==> flow/design.v <==
`timescale 1ns / 1ps
module Axi4LiteRegs#(parameter C_S_AXI_ADDR_WIDTH = 11, C_S_AXI_DATA_WIDTH = 32, DATA_WIDTH =16, FIR_ADDR_WIDTH = 6)(
        input       S_AXI_ACLK,
        input       S_AXI_ARESETN,
        input       [C_S_AXI_ADDR_WIDTH-1:0] S_AXI_AWADDR,
        input       S_AXI_AWVALID,
        output wire  S_AXI_AWREADY,
        input       [C_S_AXI_DATA_WIDTH-1:0] S_AXI_WDATA,
        input       [3:0] S_AXI_WSTRB,
        input       S_AXI_WVALID,
        output wire  S_AXI_WREADY,
        output wire  [1:0] S_AXI_BRESP,
        output wire  S_AXI_BVALID,
        input       S_AXI_BREADY,
        input       [C_S_AXI_ADDR_WIDTH-1:0] S_AXI_ARADDR,
        input       S_AXI_ARVALID,
        output wire  S_AXI_ARREADY,
        output wire  [C_S_AXI_DATA_WIDTH-1:0] S_AXI_RDATA,
        output wire  [1:0] S_AXI_RRESP,
        output wire  S_AXI_RVALID,
        input       S_AXI_RREADY,
        output wire  reg0_0,
        output wire  reg0_1
    );
	reg [C_S_AXI_DATA_WIDTH-1:0] reg0D = 0, reg0Q = 0;
	reg [C_S_AXI_DATA_WIDTH-1:0] reg1D = 0, reg1Q = 0;
	wire [C_S_AXI_ADDR_WIDTH-1:0]wrAddrS;
	wire [C_S_AXI_DATA_WIDTH-1:0]wrDataS;
	wire wrS;
	wire [C_S_AXI_ADDR_WIDTH-1:0] rdAddrS;
	reg [C_S_AXI_DATA_WIDTH-1:0] rdDataS = 0;
	wire rdS;
	wire rdDone = 1, wrDone = 1;
Axi4LiteSupporter #(.C_S_AXI_ADDR_WIDTH(C_S_AXI_ADDR_WIDTH),.C_S_AXI_DATA_WIDTH(C_S_AXI_DATA_WIDTH)) Axi4LiteSupporter1 (
    .wrAddr(wrAddrS),                     
    .wrData(wrDataS),                     
    .wr(wrS),                             
    .rdAddr(rdAddrS),                     
    .rdData(rdDataS),                     
    .rd(rdS),                             
    .S_AXI_ACLK(S_AXI_ACLK),             
    .S_AXI_ARESETN(S_AXI_ARESETN),       
    .S_AXI_AWADDR(S_AXI_AWADDR),         
    .S_AXI_AWVALID(S_AXI_AWVALID),       
    .S_AXI_AWREADY(S_AXI_AWREADY),       
    .S_AXI_WDATA(S_AXI_WDATA),           
    .S_AXI_WSTRB(S_AXI_WSTRB),           
    .S_AXI_WVALID(S_AXI_WVALID),         
    .S_AXI_WREADY(S_AXI_WREADY),         
    .S_AXI_BRESP(S_AXI_BRESP),           
    .S_AXI_BVALID(S_AXI_BVALID),         
    .S_AXI_BREADY(S_AXI_BREADY),         
    .S_AXI_ARADDR(S_AXI_ARADDR),         
    .S_AXI_ARVALID(S_AXI_ARVALID),       
    .S_AXI_ARREADY(S_AXI_ARREADY),       
    .S_AXI_RDATA(S_AXI_RDATA),           
    .S_AXI_RRESP(S_AXI_RRESP),           
    .S_AXI_RVALID(S_AXI_RVALID),         
    .S_AXI_RREADY(S_AXI_RREADY)          
    ) ;
	always @(posedge S_AXI_ACLK) begin
	    if (!S_AXI_ARESETN) begin
	        reg0Q <= 0 ;
	        reg1Q <= 0 ;
	    end
	    else begin
	        reg0Q <= reg0D ;
	        reg1Q <= reg1D ;
	    end
	end
	assign reg0_0 = reg0Q[0] ;
	assign reg0_1 = reg0Q[1] ;
	always @* begin
	    reg0D = reg0Q ;
	    reg1D = reg1Q ;
	    rdDataS = 0 ;
		if (wrS) begin
			if (wrAddrS == 0) begin 
				reg0D = wrDataS ;
			end 
			if (wrAddrS == 4) begin 
				reg1D = wrDataS ;
			end
		end
		 if (rdS) begin  
			if (rdAddrS == 0) begin 
				 rdDataS = reg0Q;
			end 
			else if (rdAddrS == 4) begin 
				rdDataS = reg1Q;
			end
		end 
	end
endmodule
module Axi4LiteSupporter #
    (parameter C_S_AXI_ADDR_WIDTH = 6, C_S_AXI_DATA_WIDTH = 32)
    (
        output reg  [C_S_AXI_ADDR_WIDTH-1:0] wrAddr,
        output reg  [C_S_AXI_DATA_WIDTH-1:0] wrData,
        output reg  wr,
        output reg  [C_S_AXI_ADDR_WIDTH-1:0] rdAddr,
        input       [C_S_AXI_DATA_WIDTH-1:0] rdData,
        output reg  rd,
        input       S_AXI_ACLK,
        input       S_AXI_ARESETN,
        input       [C_S_AXI_ADDR_WIDTH-1:0] S_AXI_AWADDR,
        input       S_AXI_AWVALID,
        output reg  S_AXI_AWREADY,
        input       [C_S_AXI_DATA_WIDTH-1:0] S_AXI_WDATA,
        input       [3:0] S_AXI_WSTRB,
        input       S_AXI_WVALID,
        output reg  S_AXI_WREADY,
        output reg  [1:0] S_AXI_BRESP,
        output reg  S_AXI_BVALID,
        input       S_AXI_BREADY,
        input       [C_S_AXI_ADDR_WIDTH-1:0] S_AXI_ARADDR,
        input       S_AXI_ARVALID,
        output reg  S_AXI_ARREADY,
        output reg  [C_S_AXI_DATA_WIDTH-1:0] S_AXI_RDATA,
        output reg  [1:0] S_AXI_RRESP,
        output reg  S_AXI_RVALID,
        input       S_AXI_RREADY
    );
    parameter IDLE = 0, RD_INTRANS = 1, WR_INTRANS = 2;
    reg [3:0] nextState, currentState ; 
    reg [C_S_AXI_DATA_WIDTH-1:0] rdDataD, rdDataQ;
    always @ * begin 
		nextState = currentState ;
		wr = 0 ;
		wrAddr = 0 ;
		wrData = 0 ;
		rd = 0 ;
		rdAddr = 0 ;
		S_AXI_ARREADY = 0 ;
		S_AXI_RDATA = 0 ;
		S_AXI_RRESP = 0 ;
		S_AXI_RVALID = 0 ;
		S_AXI_AWREADY = 0 ;
		S_AXI_WREADY = 0 ;
		S_AXI_BRESP = 2'b00 ;
		S_AXI_BVALID = 0 ;
		rdDataD = rdDataQ ;
        case(currentState) 
            IDLE: begin 
                if ( S_AXI_ARVALID ) begin
                    nextState = RD_INTRANS ;
				    S_AXI_ARREADY = 1 ;
				    rdAddr = S_AXI_ARADDR ;
				    rdDataD = rdData ;
				    rd = 1 ;
                end
                else if ( S_AXI_AWVALID && S_AXI_WVALID ) begin
                    nextState = WR_INTRANS ;
                end 
             end
			RD_INTRANS: begin
                S_AXI_RVALID = 1 ;
                S_AXI_RDATA = rdDataQ ;
				S_AXI_RRESP = 2'b00 ;
				if (S_AXI_RREADY) begin
					nextState = IDLE ;
				end
			end
			WR_INTRANS: begin
				S_AXI_AWREADY = 1 ;
				wrAddr = S_AXI_AWADDR;
				S_AXI_WREADY = 1 ;
				wrData = S_AXI_WDATA ;
				wr = 1 ;
                S_AXI_BRESP = 2'b00 ;
                S_AXI_BVALID = 1 ;
				if (S_AXI_BREADY) begin                
					nextState = IDLE;
				end 
			end    
            default: begin
				nextState = IDLE ;
            end
        endcase
    end 
	always @(posedge S_AXI_ACLK) begin
		if ( !S_AXI_ARESETN ) begin
			currentState <= IDLE ;
			rdDataQ <= 0 ;
		end
		else begin
			currentState <= nextState ;
			rdDataQ <= rdDataD ;
		end
	end
endmodule
## Reports on Axi4LiteRegs

The steps from the RTL of Axi4LiteRegs to its reports follow in flow order.
Line numbers count from 1 in the design file above.
Operators carry their Yosys type and port widths (W data, S select, Z words).
Library cell names are shortened.
Not given: --

- Top module: Axi4LiteRegs
- Clock port: S_AXI_ACLK
- Standard-cell library: sky130hd
- Corner: tt_025C_1v80

## Word level

Counts by Yosys on the flattened word-level netlist (proc, flatten, opt, wreduce; memories kept). Register bits leave out memories and registers merged into their read ports (data or address). Print and check cells are left out. Cells with the same type and inputs are merged into one.

- Equality and inequality tests: 7
- Muxes and demuxes: 17
- Reductions and logical operators: 8

Operators with widths:

| cell | number |
|---|---|
| $mux W32 | 5 |
| $mux W11 | 3 |
| $eq A11 B3 Y1 const B | 2 |
| $logic_not A11 Y1 | 2 |
| $mux W4 | 4 |
| $pmux W4 S3 | 1 |
| $reduce_and A2 Y1 | 3 |
| $ne A2 B2 Y1 const B | 2 |
| $eq A4 B1 Y1 const B | 1 |
| $eq A4 B2 Y1 const B | 1 |
| $logic_not A4 Y1 | 1 |
| $mux W1 | 4 |
| $ne A3 B2 Y1 const B | 1 |
| $reduce_and A3 Y1 | 1 |
| $logic_and A1 B1 Y1 | 1 |

- Bits in registers: 100
- Elaborated cells: 36

## Depth

Depth = most cells in a row (Yosys ltp): at word level without a register or memory, in the mapped netlist without a sequential cell, where the memories' decode and read muxes count.

- Word-level depth: 6
- ABC_AREA: 0
- Depth in mapped cells: 5
- Mapped depth without buffers: 3

## Synthesis result

Yosys stat after the flow's synthesis: flattened, memories mapped to cells. It holds for the ABC_AREA given above (unset counts as 0); a run with the other value may have another netlist.

Cell types:

| cell type | number | area in all (µm²) |
|---|---|---|
| dfxtp_1 | 99 | 1.98E+03 |
| mux2i_1 | 96 | 960.922 |
| nand2_1 | 162 | 608.083 |
| and2_1 | 34 | 212.704 |
| o21ai_0 | 32 | 160.154 |
| clkbuf_1 | 26 | 97.594 |
| buf_6 | 6 | 67.565 |
| buf_4 | 6 | 45.043 |
| nor4_4 | 2 | 42.541 |
| nor2b_1 | 3 | 18.768 |
| nor4_1 | 2 | 12.512 |
| or4_4 | 1 | 11.261 |
| or4b_1 | 1 | 10.01 |
| a32oi_1 | 1 | 8.758 |
| a21boi_1 | 1 | 7.507 |
| a22oi_1 | 1 | 7.507 |
| buf_1 | 2 | 7.507 |
| inv_1 | 2 | 7.507 |

Not listed: further types 6, cells in them 6.

- Mapped cells: 483
- Cell area after synthesis: 4304.1 µm²
- Sequential area: 1981.9 µm²
- Mapped flip-flops: 99
- Buffer cells: 40

By module: a second synthesis without flattening, with its own total; a netlist apart from the flattened one above.

- Cells (unflattened synthesis): 584
- Area (unflattened synthesis): 5166.2 µm²

Rows give one instance, submodules left out.

By module:

| module | instances | cells | area (µm²) |
|---|---|---|---|
| Axi4LiteRegs | 1 | 321 | 2962.8 |
| Axi4LiteSupporter | 1 | 263 | 2203.4 |

## Timing after synthesis

OpenSTA on the mapped netlist: ideal clock, no wires. The path of least setup slack (recovery checks aside). Input and output delay are each 20% of the period. Register names are those of the netlist, which keeps one name where synthesis merged equal registers.

- Path kind: input-to-reg
- From: in S_AXI_AWADDR[0]
- To: reg reg0Q[10]
- Clock period: 3.02 ns
- Setup time: 0.072 ns
- Data arrival time: 2.018 ns
- Path slack: 0.930 ns
- Delay of the path: 1.486 ns
- Stages on the path: 4
- Buffers on the path: 1
- Synthesis period reached: 2.09 ns

"delay of the path" = arrival - input delay + setup time.
"stages on the path" counts driving pins, that of a launching flip-flop among them; a cell with two outputs on the path counts twice.
"synthesis period reached" is the clock period less the worst setup slack; recovery checks do not enter. This is arithmetic on one report: input and output delays are still those of the set period (20% each).
Between the ends stands the longest chain of elaborated cells between them, by number of cells; it is not shown to be the way that was timed. Of several equally long chains one is given.
A line is the first line of the expression or statement that the cell stems from. Yosys adds cells for indexed reads and writes and turns some case tables into memories.

- Cells stage by stage: or4b_1 nor4_4 buf_6 mux2i_1
- Length of the longest elaborated chain: 3

Ends and longest elaborated chain, post-synthesis:

| what | line | source |
|---|---|---|
| start: declaration | 5 | `input       [C_S_AXI_ADDR_WIDTH-1:0] S_AXI_AWADDR,` |
| $mux W11 | 143 | `case(currentState)` |
| $logic_not A11 Y1 | 78 | `if (wrAddrS == 0) begin` |
| $reduce_and A2 Y1 | -- |  |
| end: assignment | 63 | `reg0Q <= 0 ;` |
| end: assignment | 67 | `reg0Q <= reg0D ;` |
| end: declaration | 25 | `reg [C_S_AXI_DATA_WIDTH-1:0] reg0D = 0, reg0Q = 0;` |

Ticket comment

Below are 2 stored runs of the flow (Yosys, OpenROAD; platform sky130hd) on Axi4LiteRegs, each with its settings, unordered. Constraints: input delay and output delay 20% of the set period each, output load 0.01 pF.

### Stored run 1

==> flow/run.sh <==
#!/bin/bash
# the make line also repeats the synthesis and layout settings of config.mk as NAME=value (left out here)
make -C /OpenROAD-flow-scripts/flow DESIGN_CONFIG=/design/flow/config.mk WORK_HOME=/design/flow/orfs CLKGATE_MAP_FILE= finish
==> flow/config.mk <==
export PLATFORM = sky130hd
export DESIGN_NAME = Axi4LiteRegs
export DESIGN_NICKNAME = Axi4LiteRegs
export VERILOG_FILES = /design/flow/design.v
export SDC_FILE = /design/flow/constraint.sdc
export NUM_CORES = 4
export LEC_CHECK = 0
export CAP_MARGIN = 10
export CELL_PAD_IN_SITES_DETAIL_PLACEMENT = 1
export CELL_PAD_IN_SITES_GLOBAL_PLACEMENT = 3
export CORE_MARGIN = 2
export CORE_UTILIZATION = 69
export CTS_CLUSTER_DIAMETER = 390
export MIN_ROUTING_LAYER = met1
export PLACE_DENSITY_LB_ADDON = 0.25
export SLEW_MARGIN = 25
==> flow/constraint.sdc <==
create_clock -name core_clock -period 1.99 [get_ports {S_AXI_ACLK}]
set_input_delay 0.3980 -clock core_clock [delete_from_list [all_inputs] [get_ports {S_AXI_ACLK}]]
set_output_delay 0.3980 -clock core_clock [all_outputs]
set_load 0.01 [all_outputs]

Outcome of stored run 1: stopped before the end: placement reported FLW-0024

### Stored run 2

==> flow/run.sh <==
#!/bin/bash
# the make line also repeats the synthesis and layout settings of config.mk as NAME=value (left out here)
make -C /OpenROAD-flow-scripts/flow DESIGN_CONFIG=/design/flow/config.mk WORK_HOME=/design/flow/orfs CLKGATE_MAP_FILE= finish
==> flow/config.mk <==
export PLATFORM = sky130hd
export DESIGN_NAME = Axi4LiteRegs
export DESIGN_NICKNAME = Axi4LiteRegs
export VERILOG_FILES = /design/flow/design.v
export SDC_FILE = /design/flow/constraint.sdc
export NUM_CORES = 4
export LEC_CHECK = 0
export CAP_MARGIN = 20
export CORE_MARGIN = 2
export CORE_UTILIZATION = 72
export SLEW_MARGIN = 20
==> flow/constraint.sdc <==
create_clock -name core_clock -period 2.02 [get_ports {S_AXI_ACLK}]
set_input_delay 0.4040 -clock core_clock [delete_from_list [all_inputs] [get_ports {S_AXI_ACLK}]]
set_output_delay 0.4040 -clock core_clock [all_outputs]
set_load 0.01 [all_outputs]

Outcome of stored run 2: stopped before the end: clock tree synthesis reported DPL-0033
